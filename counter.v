==> flow/design.v <==
module counter(clk, rst_n, ld, dn, dt, busy, num, rem);
    parameter DT_SZ = 4;					 
    input  clk;                    
    input  rst_n;                  
    input         ld;              
    input  [DT_SZ-1:0] dn;              
    input  [DT_SZ-1:0] dt;        
    output reg        busy;       
    output reg [DT_SZ-1:0] num;	  
    output reg [DT_SZ-1:0] rem;   
	always @(posedge clk or negedge rst_n) begin
		if (!rst_n) begin
			busy <= 1'b0;
			num  <= {DT_SZ{1'b0}};
			rem  <= {DT_SZ{1'b0}};
		end
		else begin
			if (ld) begin
				busy <= 1'b1;
				num  <= dn;
				rem  <= dt;
			end
			else if (busy) begin
				if (rem > 1)
					rem <= rem - 1'b1;           
				else begin
					busy <= 1'b0;
					num  <= {DT_SZ{1'b0}};
					rem  <= {DT_SZ{1'b0}};
				end
			end
		end
	end
endmodule
* Step by step through the tools: counter
What the tools print for counter, step after step.
Lines are those of the file above, counted from 1.
Operators carry their Yosys type and port widths (W data, S select, Z words).
Library cell names are shortened.
The mark - stands for no value.
- Top :: counter
- Clock :: clk
- Standard-cell library :: sky130hd
- Timing corner :: tt_025C_1v80

* After elaboration
Counts by Yosys on the flattened word-level netlist (proc, flatten, opt, wreduce; memories kept). Register bits leave out memories and registers merged into their read ports (data or address). Print and check cells are left out. Cells with the same type and inputs are merged into one.
- Register bits after elaboration :: 9
- Output and inout bits :: 9
- $add $sub $neg :: 1
- Order comparisons :: 1
- Equal/unequal tests :: 1
- Multiplexer cells :: 9
- Reductions and logical operators :: 2
** Operators with widths (count)
- $mux W4 :: 6
- $sub A4 B1 Y4 const B :: 1
- $gt A4 B1 Y1 const B :: 1
- $mux W1 :: 3
- $ne A2 B2 Y1 const B :: 1
- $reduce_and A2 Y1 :: 1
- $reduce_bool A2 Y1 :: 1

* Depth
Depth = most cells in a row (Yosys ltp): at word level without a register or memory, in the mapped netlist without a sequential cell, where the memories' decode and read muxes count.
- Depth in word-level cells :: 4
- ABC_AREA :: 0
- Gate-level depth with buffers :: 5
- Depth with buffers taken out :: 5

* Synthesis result
Yosys stat after the flow's synthesis: flattened, memories mapped to cells. It holds for the ABC_AREA given above (unset counts as 0); a run with the other value may have another netlist.
The area totals of this step are shown rounded.
** Cell types
- dfrtp_1 :: count 9, total area 225.216 µm²
- a22o_1 :: count 4, total area 35.034 µm²
- ha_1 :: count 2, total area 25.024 µm²
- a21oi_1 :: count 3, total area 15.014 µm²
- o21ai_0 :: count 3, total area 15.014 µm²
- inv_1 :: count 3, total area 11.261 µm²
- nand2_1 :: count 3, total area 11.261 µm²
- and4b_1 :: count 1, total area 10.01 µm²
- a211o_1 :: count 1, total area 8.758 µm²
- o41ai_1 :: count 1, total area 8.758 µm²
- a22oi_1 :: count 1, total area 7.507 µm²
- nor2_1 :: count 2, total area 7.507 µm²
- nor3b_1 :: count 1, total area 7.507 µm²
- o211ai_1 :: count 1, total area 7.507 µm²
- or4_1 :: count 1, total area 7.507 µm²
- a31oi_1 :: count 1, total area 6.256 µm²
- nor2b_1 :: count 1, total area 6.256 µm²
- or2_1 :: count 1, total area 6.256 µm²
Other cell types: 2; their cells: 2.
- Standard cells after synthesis :: 41
- Mapped area :: 0.000432 mm²
- Area of sequential cells :: 0.000225 mm²
- Flip-flops :: 9
- Buffer cells :: 1

* Path before layout
OpenSTA on the mapped netlist: ideal clock, no wires. The path of least setup slack (recovery checks aside). Input and output delay are each 20% of the period. Register names are those of the netlist, which keeps one name where synthesis merged equal registers.
- Kind :: reg-to-reg
- Start :: register rem[0]
- End :: register rem[3]
- Period :: 1.41 ns
- Setup time :: 0.087 ns
- Time at the first pin :: 0.000 ns
- Arrival time :: 1.419 ns
- Data required time :: 1.323 ns
- Path slack :: -0.096 ns
- Delay of the path :: 1.506 ns
- Stages :: 6
- Period reached after synthesis :: 1.506 ns
"delay of the path" = arrival - input delay + setup time.
"stages": output pins that drive a net of the path, with the launching flip-flop's if there is one; two outputs of one cell count as two.
"period reached after synthesis" = period - worst setup slack (recovery checks aside). The figure is calculated, with input and output delays left at 20% of the set period.
The rows between start and end are the longest chain of elaborated cells between them; the timing report does not say that the signal goes this way. Where chains are equally long, one stands for them.
Each line given opens the expression or statement behind the cell; cells for indexed reads and writes are added by Yosys, which also makes memories of some case tables.
A register here has more assigning lines than the two given.
- Path through :: dfrtp_1 -> inv_1 -> ha_1 -> or2_1 -> a211o_1 -> o211ai_1
- Length of the longest elaborated chain :: 4
** Ends and longest elaborated chain, post-synthesis
- from (decl) :: line 10 : output reg [DT_SZ-1:0] rem;
- from (assign) :: line 21 : rem <= dt;
- from (assign) :: line 25 : rem <= rem - 1'b1;
- $sub A4 B1 Y4 :: line 25
- $mux W4 :: line 24 : if (rem > 1)
- $mux W4 :: line 23 : else if (busy) begin
- $mux W4 :: line 18 : if (ld) begin
- to (assign) :: line 21
- to (assign) :: line 25
- to (decl) :: line 10

* Timing after layout
Path of least setup slack in the final report of record 1 (OpenROAD, finished layout, wires in). Where an end is a register, its clock arrival counts in the times.
- Kind :: reg-to-reg
- Start :: register rem[0]
- End :: register rem[3]
- Period :: 1.78 ns
- Setup time :: 0.08 ns
- Time at the first pin :: 0.24 ns
- Arrival time :: 1.84 ns
- Data required time :: 1.94 ns
- Path slack :: 0.10 ns
- Stages :: 6
The rows between start and end are the longest chain of elaborated cells between them; the timing report does not say that the signal goes this way. Where chains are equally long, one stands for them.
A register here has more assigning lines than the two given.
- Path through :: dfrtp_1 -> inv_1 -> ha_1 -> or2_1 -> a211o_1 -> o211ai_1
- Length of the longest elaborated chain :: 4
** Ends and longest elaborated chain, after layout
- from (decl) :: line 10 : output reg [DT_SZ-1:0] rem;
- from (assign) :: line 21 : rem <= dt;
- from (assign) :: line 25 : rem <= rem - 1'b1;
- $sub A4 B1 Y4 :: line 25
- $mux W4 :: line 24 : if (rem > 1)
- $mux W4 :: line 23 : else if (busy) begin
- $mux W4 :: line 18 : if (ld) begin
- to (assign) :: line 21
- to (assign) :: line 25
- to (decl) :: line 10

==> runs of counter <==
Flow measurements of counter on sky130hd: 2 stored runs with different settings, listed in no order. Input and output delays are each 20% of the period that was set; the output load is 0.01 pF.
By "achieved period" is meant the clock period of the run minus its worst setup slack. This is arithmetic on one report: input and output delays are still those of the set period (20% each).
"allowed time less slack (worst setup path)": the worst setup path's part of the clock period (all of it between registers, 20% less for each end at a port) less its slack. A launch clock that arrives late makes it longer, a capture clock that arrives late makes it shorter.
"total design power" is the tool's figure for a default switching activity; nothing was simulated.
Results are given in rounded form.

** Record 1
- Settings :: period_ns=1.78; CAP_MARGIN=20; CORE_MARGIN=2; CORE_UTILIZATION=40; SLEW_MARGIN=20
- Chip area in the Yosys report :: 0.000432 mm²
- Die area :: 0.00136 mm²
- Utilization of the finished layout :: 68.6 %
- Worst slack on setup checks :: 0.099 ns
- Total design power :: 666 µW
- Achieved period :: 1.681 ns
- Allowed time less slack (worst setup path) :: 1.68 ns
- Worst setup path type :: reg-to-reg

** Record 2
- Settings :: period_ns=2.98; CORE_UTILIZATION=46; SETUP_SLACK_MARGIN=0.5; PLACE_DENSITY=0.72; CELL_PAD_IN_SITES_DETAIL_PLACEMENT=2; TNS_END_PERCENT=95; CAP_MARGIN=20; CORE_MARGIN=2; SLEW_MARGIN=20
- Outcome :: not finished: floorplanning ended with error PDN-0185
